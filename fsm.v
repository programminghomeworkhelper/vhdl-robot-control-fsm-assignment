==> flow/design.v <==
module pipeFSM (
    input wire 		 CLK,         
    input wire [1:0] ONOFF,       
    input wire [7:0] LCN_0,       
    input wire [3:0] MTN_SENSOR,  
    input wire [3:0] CMPS,        
    input wire [3:0] WLL,         
    output reg [1:0] TURN,
    output reg 		 DRIVING,
    output reg [7:0] LOCATION,
    output reg [2:0] ACTION
);
reg [4:0] CS;  
reg [4:0] NS;  
reg [3:0] facing_dir;  
reg       get_init_dir;  
localparam OFF 	  	   = 5'b0_0000;
localparam IDLE        = 5'b0_0001;
localparam TURN_LEFT   = 5'b0_0010;
localparam TURN_RIGHT  = 5'b0_0011;
localparam COMP_PASS   = 5'b0_0100;
localparam COMP_LSHIFT = 5'b0_0101;
localparam COMP_RSHIFT = 5'b0_0110;
localparam MOVE  	   = 5'b0_0111;
localparam PLG0  	   = 5'b0_1000;
localparam PLG1  	   = 5'b0_1001;
localparam PLG2  	   = 5'b0_1010;
localparam PLG3  	   = 5'b0_1011;
localparam HOT0  	   = 5'b0_1100;
localparam HOT1  	   = 5'b0_1101;
localparam HOT2  	   = 5'b0_1110;
localparam FZN0  	   = 5'b0_1111;
localparam FZN1  	   = 5'b1_0000;
localparam FZN2  	   = 5'b1_0001;
localparam FZN3  	   = 5'b1_0010;
localparam FZN4  	   = 5'b1_0011;
always @(posedge CLK) begin
	CS <= NS;
end
always @(posedge CLK) begin
	if (CS == COMP_PASS) begin
		facing_dir <= CMPS;
	end
	else if (CS == COMP_LSHIFT) begin
		facing_dir <= {CMPS[2:0],CMPS[3]};
	end
	else if (CS == COMP_RSHIFT) begin
		facing_dir <= {CMPS[0],CMPS[3:1]};
	end
end
always @(posedge CLK) begin
	if (CS == OFF) begin
		get_init_dir <= 1'b0;
	end
	else if (CS == IDLE && !get_init_dir) begin
		LOCATION <= LCN_0;
		get_init_dir <= 1'b1;
	end
	else if (CS == MOVE) begin
		if (facing_dir == 4'b1000) begin
			LOCATION[3:0] <= LOCATION[3:0] + 1'b1;
		end
		else if (facing_dir == 4'b0100) begin
			LOCATION[7:4] <= LOCATION[7:4] + 1'b1;
		end 
		else if (facing_dir == 4'b0010) begin
			LOCATION[3:0] <= LOCATION[3:0] - 1'b1;
		end
		else if (facing_dir == 4'b0001) begin
			LOCATION[7:4] <= LOCATION[7:4] - 1'b1;
		end
	end
end
always @(*) begin
	case (CS)
		OFF: begin
			if (ONOFF == 2'b01) begin
				NS = IDLE;
			end
			else begin
				NS = OFF;
			end
		end
		IDLE: begin
			if (ONOFF == 2'b10) begin
				NS = OFF;
			end
			else if (WLL == 3'b011) begin
				NS = TURN_LEFT;
			end
			else if (WLL == 3'b101) begin
				NS = TURN_RIGHT;
			end
			else if (WLL == 3'b110) begin
				NS = COMP_PASS;
			end
			else if (WLL == 3'b000) begin
				NS = IDLE;
			end
			else begin
				NS = IDLE;
			end
		end
		TURN_LEFT: begin
			NS = COMP_LSHIFT;
		end
		TURN_RIGHT: begin
			NS = COMP_RSHIFT;
		end
		COMP_PASS: begin
			NS = MOVE;
		end
		COMP_LSHIFT: begin
			NS = MOVE;
		end
		COMP_RSHIFT: begin
			NS = MOVE;
		end
		MOVE: begin
			if (MTN_SENSOR == 4'b0001) begin
				NS = IDLE;
			end
			else if (MTN_SENSOR == 4'b1000) begin
				NS = FZN0;
			end
			else if (MTN_SENSOR == 4'b0010) begin
				NS = PLG0;
			end
			else if (MTN_SENSOR == 4'b0100) begin
				NS = HOT0;
			end
			else begin
				NS = IDLE;
			end
		end
		FZN0: begin
			NS = FZN1;
		end
		FZN1: begin
			NS = FZN2;
		end
		FZN2: begin
			NS = FZN3;
		end
		FZN3: begin
			NS = FZN4;
		end
		FZN4: begin
			NS = IDLE;
		end
		PLG0: begin
			NS = PLG1;
		end
		PLG1: begin
			NS = PLG2;
		end
		PLG2: begin
			NS = PLG3;
		end
		PLG3: begin
			NS = FZN4;
		end
		HOT0: begin
			NS  = HOT1;
		end
		HOT1: begin
			NS = HOT2;
		end
		HOT2: begin
			NS = IDLE;
		end
		default: NS = OFF;
	endcase
end
always @(*) begin
    TURN      = 2'b00;
    DRIVING   = 1'b0;
    ACTION    = 3'b000;
	if (CS == OFF) begin
	    TURN      = 2'b00;
	    DRIVING   = 1'b0;
	    ACTION    = 3'b000;
	end
	else if (CS == IDLE) begin
	    DRIVING   = 1'b0;
	    ACTION    = 3'b000;
	end
	else if (CS ==  TURN_LEFT) begin
		TURN      = 2'b10;
	end
	else if (CS ==  TURN_RIGHT) begin
		TURN      = 2'b01;
	end
	else if (CS == MOVE) begin
		DRIVING   = 1'b1;
	end
	else if (CS == FZN0 || CS == FZN1 || CS == FZN3 || CS == FZN4) begin
	    ACTION    = 3'b100;
	end
	else if (CS == PLG0 || CS == PLG2) begin
		ACTION    = 3'b001;
	end
	else if (CS == HOT0 || CS == HOT1 || CS == HOT2) begin
		ACTION    = 3'b010;
	end
	else begin
	    TURN      = 2'b00;
	    DRIVING   = 1'b0;
	    ACTION    = 3'b000;
	end
end
endmodule
-- Tool chain data of pipeFSM
The steps from the RTL of pipeFSM to its reports follow in flow order.
Line numbers count from 1 in the design file above.
The mark n/a stands for no value.
- design top: pipeFSM
- clock input: CLK
- standard-cell library: sky130hd
- timing corner: tt_025C_1v80

-- After elaboration
Source: Yosys, flattened and elaborated, memories not mapped. Widths are those after wreduce. Registers that Yosys merges into a memory's read port (data or address) are not register bits. Print and check cells do not count.
- add/sub/neg operators: 4
- noted eq/ne operators: 35
- muxes and demuxes at 41
- bitwise gates (word level) at 1
- reductions and logical operators at 18
- operators by type and width (operator ; number):
    5-bit case mux with 16-bit select ; 1
    4-bit two-way mux ; 18
    5-bit by 4-bit equality test with 1-bit output with constant B ; 8
    3-bit two-way mux ; 10
    5-bit by 3-bit equality test with 1-bit output with constant B ; 4
    5-bit equality test with constant B ; 4
    4-bit by 3-bit equality test with 1-bit output with constant B ; 4
    4-bit by 2-bit equality test with 1-bit output with constant B ; 3
    5-bit by 2-bit equality test with 1-bit output with constant B ; 2
    2-bit two-way mux ; 5
    3-bit nonzero test ; 3
    4-bit by 1-bit adder with 4-bit output with constant B ; 2
    4-bit by 1-bit subtractor with 4-bit output with constant B ; 2
    4-bit by 1-bit equality test with 1-bit output with constant B ; 2
    4-bit equality test with constant B ; 2
    1-bit two-way mux ; 7
    1-bit logical OR ; 6
    3-bit inequality test with constant B ; 2
    5-bit by 1-bit equality test with 1-bit output with constant B ; 1
    5-bit logical NOT ; 1
    5-bit AND reduction ; 1
    2-bit OR reduction ; 2
    4-bit AND reduction ; 1
    3-bit OR reduction ; 1
    2-bit by 1-bit equality test with 1-bit output with constant B ; 1
    2-bit equality test with constant B ; 1
    2-bit inequality test with constant B ; 1
    2-bit nonzero test ; 1
Other operator kinds: 3; their cells: 3.
- noted bits in registers: 18
- noted output and inout bits: 14
- cells after elaboration: 104

-- Depth
Depth = most cells in a row (Yosys ltp): at word level without a register or memory, in the mapped netlist without a sequential cell, where the memories' decode and read muxes count.
- noted depth after elaboration: 11
- ABC_AREA at 0
- gate-level depth with buffers: 7

-- Synthesis result
Yosys stat after the flow's synthesis: flattened, memories mapped to cells. It holds for the ABC_AREA given above (unset counts as 0); a run with the other value may have another netlist.
The area totals of this step are shown rounded.
- cell types (cell ; number):
    sky130_fd_sc_hd__edfxtp_1 ; 12
    sky130_fd_sc_hd__dfxtp_1 ; 6
    sky130_fd_sc_hd__a21oi_1 ; 14
    sky130_fd_sc_hd__mux2_4 ; 4
    sky130_fd_sc_hd__nor2_1 ; 15
    sky130_fd_sc_hd__xnor2_1 ; 6
    sky130_fd_sc_hd__ha_1 ; 4
    sky130_fd_sc_hd__xnor3_1 ; 2
    sky130_fd_sc_hd__nand2b_1 ; 7
    sky130_fd_sc_hd__fa_1 ; 2
    sky130_fd_sc_hd__mux2i_1 ; 4
    sky130_fd_sc_hd__nand3b_1 ; 5
    sky130_fd_sc_hd__o41ai_1 ; 4
    sky130_fd_sc_hd__clkbuf_1 ; 8
    sky130_fd_sc_hd__nand2_1 ; 6
    sky130_fd_sc_hd__nor3_1 ; 4
    sky130_fd_sc_hd__o21ai_0 ; 4
    sky130_fd_sc_hd__nor4b_1 ; 2
Not listed: further types 23, cells in them 30.
- mapped cells: 139
- cell area after synthesis at 1350 um^2
- noted area of sequential cells: 480 um^2
- noted flip-flop cells: 18
- noted buffer cells: 10

-- Path before layout
OpenSTA on the mapped netlist: ideal clock, no wires. The path of least setup slack (recovery checks aside). Input and output delay are each 20% of the period. Register names are those of the netlist, which keeps one name where synthesis merged equal registers.
- path kind: register -> register
- from: register facing_dir[0]
- to: register LOCATION[3]
- period: 2.12 ns
- library setup time: 0.260 ns
- launch time at the first pin: 0.000 ns
- noted data arrival time: 1.793 ns
- required time at 1.860 ns
- noted path slack: 0.067 ns
- noted path delay: 2.053 ns
- driving pins on the path: 8
- noted path buffers: 0
- synthesis period reached: 2.053 ns
"path delay" is the arrival time less input delay plus setup time.
"driving pins on the path": output pins that drive a net of the path, with the launching flip-flop's if there is one; two outputs of one cell count as two.
"synthesis period reached" is the clock period less the worst setup slack; recovery checks do not enter. This is arithmetic on one report: input and output delays are still those of the set period (20% each).
The rows between start and end are the longest chain of elaborated cells between them; the timing report does not say that the signal goes this way. Where chains are equally long, one stands for them.
Each line given opens the expression or statement behind the cell; cells for indexed reads and writes are added by Yosys, which also makes memories of some case tables.
A register here has more assigning lines than the two given.
The path ends at the data pin of a flip-flop with enable; ways to the enable are not counted.
- cells stage by stage: sky130_fd_sc_hd__edfxtp_1 sky130_fd_sc_hd__nor2_1 sky130_fd_sc_hd__nand3b_1 sky130_fd_sc_hd__ha_1 sky130_fd_sc_hd__a21o_1 sky130_fd_sc_hd__a21oi_1 sky130_fd_sc_hd__xnor3_1 sky130_fd_sc_hd__mux2_4
- noted length of the longest elaborated chain: 6
- RTL lines, path after synthesis (element ; line ; source):
    start: declaration ; 15 ; reg [3:0] facing_dir;
    start: assignment ; 45 ; facing_dir <= {CMPS[2:0],CMPS[3]};
    start: assignment ; 48 ; facing_dir <= {CMPS[0],CMPS[3:1]};
    4-bit by 2-bit equality test with 1-bit output ; 66 ; else if (facing_dir == 4'b0010) begin
    4-bit two-way mux ; 66 ;
    4-bit two-way mux ; 63 ; else if (facing_dir == 4'b0100) begin
    4-bit two-way mux ; 60 ; if (facing_dir == 4'b1000) begin
    4-bit two-way mux ; 59 ; else if (CS == MOVE) begin
    4-bit two-way mux ; 55 ; else if (CS == IDLE && !get_init_dir) begin
    end: assignment ; 61 ; LOCATION[3:0] <= LOCATION[3:0] + 1'b1;
    end: assignment ; 67 ; LOCATION[3:0] <= LOCATION[3:0] - 1'b1;
    end: declaration ; 10 ; output reg [7:0] LOCATION,

-- Path in the finished layout
From the final timing report of run 1: the path of least setup slack in the routed layout; clock arrival at registers is part of the times.
- path kind: register -> register
- from: register facing_dir[1]
- to: register LOCATION[7]
- period: 2.62 ns
- library setup time: 0.24 ns
- launch time at the first pin: 0.29 ns
- noted data arrival time: 2.11 ns
- required time at 2.67 ns
- noted path slack: 0.56 ns
- driving pins on the path: 8
- noted path buffers: 0
The rows between start and end are the longest chain of elaborated cells between them; the timing report does not say that the signal goes this way. Where chains are equally long, one stands for them.
A register here has more assigning lines than the two given.
The path ends at the data pin of a flip-flop with enable; ways to the enable are not counted.
- cells stage by stage: sky130_fd_sc_hd__edfxtp_1 sky130_fd_sc_hd__nor2_2 sky130_fd_sc_hd__nand3b_1 sky130_fd_sc_hd__ha_1 sky130_fd_sc_hd__a21o_1 sky130_fd_sc_hd__a21oi_2 sky130_fd_sc_hd__xnor3_1 sky130_fd_sc_hd__mux2_4
- noted length of the longest elaborated chain: 7
- RTL lines, path after layout (element ; line ; source):
    start: declaration ; 15 ; reg [3:0] facing_dir;
    start: assignment ; 45 ; facing_dir <= {CMPS[2:0],CMPS[3]};
    start: assignment ; 48 ; facing_dir <= {CMPS[0],CMPS[3:1]};
    4-bit by 1-bit equality test with 1-bit output ; 69 ; else if (facing_dir == 4'b0001) begin
    4-bit two-way mux ; 69 ;
    4-bit two-way mux ; 66 ; else if (facing_dir == 4'b0010) begin
    4-bit two-way mux ; 63 ; else if (facing_dir == 4'b0100) begin
    4-bit two-way mux ; 60 ; if (facing_dir == 4'b1000) begin
    4-bit two-way mux ; 59 ; else if (CS == MOVE) begin
    4-bit two-way mux ; 55 ; else if (CS == IDLE && !get_init_dir) begin
    end: assignment ; 64 ; LOCATION[7:4] <= LOCATION[7:4] + 1'b1;
    end: assignment ; 70 ; LOCATION[7:4] <= LOCATION[7:4] - 1'b1;
    end: declaration ; 10 ; output reg [7:0] LOCATION,

==> results <==
2 stored runs of pipeFSM in the flow (synthesis by Yosys, layout by OpenROAD, sky130hd cells), in arbitrary order. Constraints: input delay and output delay 20% of the set period each, output load 0.01 pF.
"achieved clock period" means the clock period less the worst setup slack. The figure is calculated, with input and output delays left at 20% of the set period.
"allowed time less slack (worst setup path)": the worst setup path's part of the clock period (all of it between registers, 20% less for each end at a port) less its slack. A launch clock that arrives late makes it longer, a capture clock that arrives late makes it shorter.
"total power after layout" rests on the timing tool's default activity at the inputs, not on a simulated workload.
The measured numbers are rounded.

Run 1
Settings were period_ns = 2.62; CORE_UTILIZATION = 38; SETUP_SLACK_MARGIN = 0.7; GPL_TIMING_DRIVEN = 1; CTS_CLUSTER_SIZE = 31; SLEW_MARGIN = 15; MAX_ROUTING_LAYER = met5; CAP_MARGIN = 20; CORE_MARGIN = 2
- standard-cell area after layout at 2090 um^2
- achieved clock period at 2.058 ns
- final utilization at 62.2 %
- noted the Yosys chip area after synthesis: 1350 um^2
- total power after layout: 2.24 mW
- setup slack of the critical path: 0.562 ns
- noted the overall die area: 4030 um^2
- worst hold slack in the final report: 0.489 ns
- allowed time less slack (worst setup path) at 2.06 ns
- type of the worst setup path: register -> register
- final setup TNS at 0.000 ns

Run 2
Settings were period_ns = 1.91; CORE_UTILIZATION = 67; SETUP_SLACK_MARGIN = -0.08; PLACE_DENSITY_LB_ADDON = 0.17; CORE_ASPECT_RATIO = 0.65; CORE_MARGIN = 10; TNS_END_PERCENT = 5; CTS_CLUSTER_SIZE = 61; CTS_CLUSTER_DIAMETER = 249; SLEW_MARGIN = 25; CAP_MARGIN = 20
- did not finish, placement stopped with FLW-0024
